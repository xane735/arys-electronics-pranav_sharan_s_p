==> flow/design.v <==
module bms_fsm #(
  parameter integer DB_V   = 1000,
  parameter integer PERS_V = 50000,
  parameter integer RCV_V  = 5000,
  parameter integer DB_T   = 1000,
  parameter integer PERS_T = 50000,
  parameter integer RCV_T  = 5000,
  parameter integer DB_I   = 500,
  parameter integer PERS_I = 10000,
  parameter integer RCV_I  = 2000
)(
  input  wire clk,
  input  wire rst_n,
  input  wire ov_raw, uv_raw, ot_raw, ut_raw, oc_raw,
  input  wire msk_ov, msk_uv, msk_ot, msk_ut, msk_oc,
  input  wire chg_en,           
  input  wire fault_clear_en,   
  output reg  [3:0] state_1hot  
);
  wire ov, uv, ot, ut, oc;
  assign ov = ov_raw & msk_ov;
  assign uv = uv_raw & msk_uv;
  assign ot = ot_raw & msk_ot;
  assign ut = ut_raw & msk_ut;
  assign oc = oc_raw & msk_oc;
  wire ov_hi, ov_pers, ov_lo;
  wire uv_hi, uv_pers, uv_lo;
  wire ot_hi, ot_lo;
  wire ut_hi, ut_pers,  ut_lo;
  wire oc_hi, oc_pers,  oc_lo;
  debounce_persist #(.DB_CYCLES(DB_V), .PERS_CYCLES(PERS_V), .RCV_CYCLES(RCV_V))
  dp_ov (.clk(clk), .rst_n(rst_n), .sig_in(ov), .sig_hi(ov_hi), .sig_pers(ov_pers), .sig_lo(ov_lo));
  debounce_persist #(.DB_CYCLES(DB_V), .PERS_CYCLES(PERS_V), .RCV_CYCLES(RCV_V))
  dp_uv (.clk(clk), .rst_n(rst_n), .sig_in(uv), .sig_hi(uv_hi), .sig_pers(uv_pers), .sig_lo(uv_lo));
  debounce_persist #(.DB_CYCLES(DB_T), .PERS_CYCLES(PERS_T), .RCV_CYCLES(RCV_T))
  dp_ot (.clk(clk), .rst_n(rst_n), .sig_in(ot), .sig_hi(ot_hi), .sig_pers( ), .sig_lo(ot_lo));
  debounce_persist #(.DB_CYCLES(DB_T), .PERS_CYCLES(PERS_T), .RCV_CYCLES(RCV_T))
  dp_ut (.clk(clk), .rst_n(rst_n), .sig_in(ut), .sig_hi(ut_hi), .sig_pers(ut_pers), .sig_lo(ut_lo));
  debounce_persist #(.DB_CYCLES(DB_I), .PERS_CYCLES(PERS_I), .RCV_CYCLES(RCV_I))
  dp_oc (.clk(clk), .rst_n(rst_n), .sig_in(oc), .sig_hi(oc_hi), .sig_pers(oc_pers), .sig_lo(oc_lo));
  reg want_shutdown, want_fault, want_warn, clear_ok;
  always @* begin
    want_shutdown = ot_hi | (ut_hi & chg_en) | ov_hi | oc_hi | uv_pers;
    want_fault    = (ov_pers | uv_pers | oc_pers | (ut_pers & ~chg_en));
    want_warn     = (uv_hi | oc_hi | (ut_hi & ~chg_en));
    clear_ok      = ov_lo & uv_lo & ut_lo & oc_lo;  
  end
  localparam [1:0] S_NORM  = 2'd0;
  localparam [1:0] S_WARN  = 2'd1;
  localparam [1:0] S_FAULT = 2'd2;
  localparam [1:0] S_SHUT  = 2'd3;
  reg [1:0] cur, nxt;
  always @* begin
    nxt = cur;
    case (cur)
      S_SHUT: begin
        nxt = S_SHUT;
      end
      default: begin
        if (want_shutdown)
          nxt = S_SHUT;
        else if (want_fault)
          nxt = S_FAULT;
        else if (want_warn)
          nxt = S_WARN;
        else if (cur == S_WARN) begin
          if (clear_ok) nxt = S_NORM;
        end else if (cur == S_FAULT) begin
          if (fault_clear_en && clear_ok) nxt = S_WARN; 
        end else begin
          nxt = S_NORM;
        end
      end
    endcase
  end
  always @(posedge clk or negedge rst_n) begin
    if (!rst_n) cur <= S_NORM;
    else        cur <= nxt;
  end
  always @* begin
    case (cur)
      S_NORM : state_1hot = 4'b0001;
      S_WARN : state_1hot = 4'b0010;
      S_FAULT: state_1hot = 4'b0100;
      S_SHUT : state_1hot = 4'b1000;
      default: state_1hot = 4'b0001;
    endcase
  end
endmodule
module debounce_persist #(
  parameter [15:0] DB_CYCLES   = 16'd1000,    
  parameter [15:0] PERS_CYCLES = 16'd50000,   
  parameter [15:0] RCV_CYCLES  = 16'd5000     
)(
  input  wire clk,
  input  wire rst_n,
  input  wire sig_in,     
  output reg  sig_hi,     
  output reg  sig_pers,   
  output reg  sig_lo      
);
  reg [15:0] cnt_hi;
  reg [15:0] cnt_lo;
  always @(posedge clk or negedge rst_n) begin
    if (!rst_n) begin
      cnt_hi   <= 16'd0;
      cnt_lo   <= 16'd0;
      sig_hi   <= 1'b0;
      sig_pers <= 1'b0;
      sig_lo   <= 1'b0;
    end else begin
      if (sig_in) begin
        if (cnt_hi < PERS_CYCLES) cnt_hi <= cnt_hi + 16'd1;  
        cnt_lo <= 16'd0;
      end else begin
        if (cnt_lo < RCV_CYCLES)  cnt_lo <= cnt_lo + 16'd1;  
        cnt_hi <= 16'd0;
      end
      sig_hi   <= (cnt_hi >= DB_CYCLES);
      sig_pers <= (cnt_hi >= PERS_CYCLES);
      sig_lo   <= (cnt_lo >= RCV_CYCLES);
    end
  end
endmodule
=== Step by step through the tools: bms_fsm ===
Tool output for the design above, in the order of the flow.
Lines are those of the file above, counted from 1.
Operators: Yosys type, input widths -> output width; for muxes data width and select width s.
Cell names lack the library's common part.
The mark n/a stands for no value.

* Top: bms_fsm
* Clock port: clk
* Standard-cell library: sky130hd
* Timing corner: tt_025C_1v80

=== Elaborated design ===
Source: Yosys, flattened and elaborated, memories not mapped. Widths are those after wreduce. Registers that Yosys merges into a memory's read port (data or address) are not register bits. Print and check cells do not count. Equal cells are merged and count once.

* Register bits after elaboration: 159
* Output and inout port bits: 4
* Word-level cells: 119

* Add/sub/neg operators: 9
* $lt $le $gt $ge: 22
* Equal/unequal tests: 10
* Multiplexer cells: 27
* Bitwise gates (word level): 21
* Reduce/logical cells: 7

{| class="wikitable"
|+ Operator list
! kind !! count
|-
| $mux 16 || 18
|-
| $add 16x1->16 const B || 9
|-
| $ge 16x10->1 const B || 4
|-
| $lt 16x16->1 const B || 4
|-
| $ge 16x13->1 const B || 3
|-
| $lt 16x13->1 const B || 3
|-
| $ge 16x16->1 const B || 3
|-
| $ge 16x11->1 const B || 1
|-
| $lt 16x11->1 const B || 1
|-
| $ge 16x14->1 const B || 1
|-
| $lt 16x14->1 const B || 1
|-
| $ge 16x9->1 const B || 1
|-
| $pmux 4 s4 || 1
|-
| $mux 2 || 8
|-
| $and 1x1->1 || 11
|-
| $ne 2x1->1 const B || 5
|-
| $or 1x1->1 || 9
|-
| $reduce_bool 2->1 || 4
|-
| $ne 7x5->1 const B || 1
|-
| $ne 6x5->1 const B || 1
|-
| $eq 2x2->1 const B || 2
|-
| $eq 2x1->1 const B || 1
|-
| $logic_not 2->1 || 1
|-
| $reduce_and 2->1 || 1
|-
| $logic_and 1x1->1 || 1
|-
| $not 1->1 || 1
|}

=== Depth ===
Depth = most cells in a row (Yosys ltp): at word level without a register or memory, in the mapped netlist without a sequential cell, where the memories' decode and read muxes count.

* Depth after elaboration: 11
* ABC_AREA: 0
* Gate-level depth with buffers: 7
* Depth with buffers taken out: 6

=== Mapped cells and area ===
The flow's flattened synthesis, as Yosys stat reports it; memories are mapped. The netlist is that of the ABC_AREA named above (0 if unset); the other value can give another one.

{| class="wikitable"
|+ Cells by type
! type !! count !! area in all (sq um)
|-
| dfrtp_1 || 160 || 4,003.84
|-
| xnor2_1 || 85 || 744.464
|-
| nor2_1 || 137 || 514.243
|-
| a21oi_1 || 57 || 285.274
|-
| nand2_1 || 64 || 240.23
|-
| nand3_1 || 48 || 240.23
|-
| ha_1 || 18 || 225.216
|-
| nand4_1 || 28 || 175.168
|-
| and2_1 || 22 || 137.632
|-
| a211oi_1 || 17 || 127.622
|-
| inv_1 || 34 || 127.622
|-
| clkbuf_1 || 31 || 116.362
|-
| nor3_1 || 22 || 110.106
|-
| xor2_1 || 12 || 105.101
|-
| and3_1 || 15 || 93.84
|-
| and4_1 || 10 || 87.584
|-
| nor4_1 || 14 || 87.584
|-
| o21ai_0 || 15 || 75.072
|}

Other cell types: 30; their cells: 76.

* Cells in the netlist: 865
* Mapped area: 8,105.3 sq um
* Flip-flop cells: 161
* Buffers: 36

The figures by module come from a second, unflattened synthesis with its own total; it is not the netlist above.

* Cell total of the unflattened synthesis: 1,002
* Area total of the unflattened synthesis: 9,635.5 sq um

Each row is one instance without its submodules.

{| class="wikitable"
|+ By module
! module !! instances !! cells !! area (sq um) !! seq. area (sq um)
|-
| debounce_persist || 4 || 197 || 1,889.3 || 875.8
|-
| debounce_persist || 1 || 177 || 1,769.2 || 875.8
|-
| bms_fsm || 1 || 37 || 309.0 || 101.3
|}

=== Worst setup path after synthesis ===
Path of least setup slack by OpenSTA after synthesis, without wires, with an ideal clock, recovery checks aside; 20% of the period is set as input and as output delay. Where synthesis merged equal registers, the netlist keeps one of their names.

* Path type: reg2reg
* From: reg dp_ov.cnt_lo[4]
* To: reg dp_ov.cnt_lo[9]
* Period: 2.05 ns
* Time at the first pin: 0.000 ns
* Data arrival time: 1.747 ns
* Data required time: 1.972 ns
* Setup slack: 0.225 ns
* Delay of the path: 1.825 ns
* Stages on the path: 6
* Path buffers: 0
* Synthesis period reached: 1.825 ns

"delay of the path" = arrival - input delay + setup time.
"stages on the path" counts driving pins, that of a launching flip-flop among them; a cell with two outputs on the path counts twice.
"synthesis period reached" = period - worst setup slack (recovery checks aside). The figure is calculated, with input and output delays left at 20% of the set period.
The rows between start and end are the longest chain of elaborated cells between them; the timing report does not say that the signal goes this way. Where chains are equally long, one stands for them.
Each line given opens the expression or statement behind the cell; cells for indexed reads and writes are added by Yosys, which also makes memories of some case tables.
A register here has more assigning lines than the two given.

* Cell sequence: dfrtp_1 -> nor4_4 -> o21ai_2 -> a2111o_1 -> or3_1 -> a21oi_1
* Length of the longest elaborated chain: 3

{| class="wikitable"
|+ RTL lines, path after synthesis
! element !! line !! RTL
|-
| start, declared || 103 || <nowiki>reg [15:0] cnt_lo;</nowiki>
|-
| start, assigned || 107 || <nowiki>cnt_lo   <= 16'd0;</nowiki>
|-
| start, assigned || 116 || <nowiki>if (cnt_lo < RCV_CYCLES)  cnt_lo <= cnt_lo + 16'd1;</nowiki>
|-
| $add 16x1->16 || 116 ||
|-
| $mux 16 || 116 ||
|-
| $mux 16 || 112 || <nowiki>if (sig_in) begin</nowiki>
|-
| end, assigned || 114 || <nowiki>cnt_lo <= 16'd0;</nowiki>
|-
| end, assigned || 116 ||
|-
| end, declared || 103 ||
|}

=== Worst path after layout ===
From the final timing report of entry A: the path of least setup slack in the routed layout; clock arrival at registers is part of the times.

* Path type: reg2reg
* From: reg dp_ov.cnt_lo[4]
* To: reg dp_ov.cnt_lo[9]
* Period: 1.83 ns
* Time at the first pin: 0.43 ns
* Data arrival time: 2.18 ns
* Data required time: 2.18 ns
* Setup slack: 0.00 ns
* Stages on the path: 6
* Path buffers: 0

The rows between start and end are the longest chain of elaborated cells between them; the timing report does not say that the signal goes this way. Where chains are equally long, one stands for them.
A register here has more assigning lines than the two given.

* Cell sequence: dfrtp_2 -> nor4_4 -> o21ai_4 -> a2111o_1 -> or3_1 -> a21oi_1
* Length of the longest elaborated chain: 3

{| class="wikitable"
|+ RTL lines, path after layout
! element !! line !! RTL
|-
| start, declared || 103 || <nowiki>reg [15:0] cnt_lo;</nowiki>
|-
| start, assigned || 107 || <nowiki>cnt_lo   <= 16'd0;</nowiki>
|-
| start, assigned || 116 || <nowiki>if (cnt_lo < RCV_CYCLES)  cnt_lo <= cnt_lo + 16'd1;</nowiki>
|-
| $add 16x1->16 || 116 ||
|-
| $mux 16 || 116 ||
|-
| $mux 16 || 112 || <nowiki>if (sig_in) begin</nowiki>
|-
| end, assigned || 114 || <nowiki>cnt_lo <= 16'd0;</nowiki>
|-
| end, assigned || 116 ||
|-
| end, declared || 103 ||
|}

Wiki page: bms_fsm / flow data

Design bms_fsm on sky130hd. What follows are 2 stored runs of the flow, each under its own settings; their order means nothing. The constraints put input and output delay at 20% of the set period each and load the outputs with 0.01 pF.
"achieved clock period": clock period set for the run, less the worst setup slack. It is reckoned from that one timing run; input and output delays stay at 20% of the period that was set.
"worst setup path time": the worst setup path's part of the clock period (all of it between registers, 20% less for each end at a port) less its slack. A launch clock that arrives late makes it longer, a capture clock that arrives late makes it shorter.
"power" is the tool's figure for a default switching activity; nothing was simulated.

Entry A
==> flow/run.sh <==
#!/bin/bash
# the make line also repeats the synthesis and layout settings of config.mk as NAME=value (left out here)
make -C /OpenROAD-flow-scripts/flow DESIGN_CONFIG=/design/flow/config.mk WORK_HOME=/design/flow/orfs CLKGATE_MAP_FILE= finish
==> flow/config.mk <==
export PLATFORM = sky130hd
export DESIGN_NAME = bms_fsm
export DESIGN_NICKNAME = bms_fsm
export VERILOG_FILES = /design/flow/design.v
export SDC_FILE = /design/flow/constraint.sdc
export NUM_CORES = 4
export LEC_CHECK = 0
export CAP_MARGIN = 10
export CELL_PAD_IN_SITES_GLOBAL_PLACEMENT = 0
export CORE_ASPECT_RATIO = 1.47
export CORE_MARGIN = 8
export CORE_UTILIZATION = 31
export GPL_ROUTABILITY_DRIVEN = 0
export GPL_TIMING_DRIVEN = 0
export MIN_ROUTING_LAYER = met2
export PLACE_DENSITY = 0.51
export SLEW_MARGIN = 25
==> flow/constraint.sdc <==
create_clock -name core_clock -period 1.83 [get_ports {clk}]
set_input_delay 0.3660 -clock core_clock [delete_from_list [all_inputs] [get_ports {clk}]]
set_output_delay 0.3660 -clock core_clock [all_outputs]
set_load 0.01 [all_outputs]

==> results of entry A <==
chip area after synthesis (Yosys): 8,105.3 sq um
die area: 31,672.1 sq um
standard-cell area of the final layout: 9,634.2 sq um
worst setup slack after layout: 0.005 ns
power: 8,237 µW
achieved clock period: 1.825 ns
worst setup path time: 1.83 ns
worst setup path kind: reg2reg

Entry B
==> flow/run.sh <==
#!/bin/bash
# the make line also repeats the synthesis and layout settings of config.mk as NAME=value (left out here)
make -C /OpenROAD-flow-scripts/flow DESIGN_CONFIG=/design/flow/config.mk WORK_HOME=/design/flow/orfs CLKGATE_MAP_FILE= finish
==> flow/config.mk <==
export PLATFORM = sky130hd
export DESIGN_NAME = bms_fsm
export DESIGN_NICKNAME = bms_fsm
export VERILOG_FILES = /design/flow/design.v
export SDC_FILE = /design/flow/constraint.sdc
export NUM_CORES = 4
export LEC_CHECK = 0
export CAP_MARGIN = 20
export CORE_MARGIN = 2
export CORE_UTILIZATION = 57
export SLEW_MARGIN = 20
==> flow/constraint.sdc <==
create_clock -name core_clock -period 2.11 [get_ports {clk}]
set_input_delay 0.4220 -clock core_clock [delete_from_list [all_inputs] [get_ports {clk}]]
set_output_delay 0.4220 -clock core_clock [all_outputs]
set_load 0.01 [all_outputs]

==> results of entry B <==
chip area after synthesis (Yosys): 8,105.3 sq um
die area: 15,189.3 sq um
standard-cell area of the final layout: 9,253.9 sq um
worst setup slack after layout: 0.187 ns
power: 7,383 µW
achieved clock period: 1.923 ns
worst setup path time: 1.92 ns
worst setup path kind: reg2reg
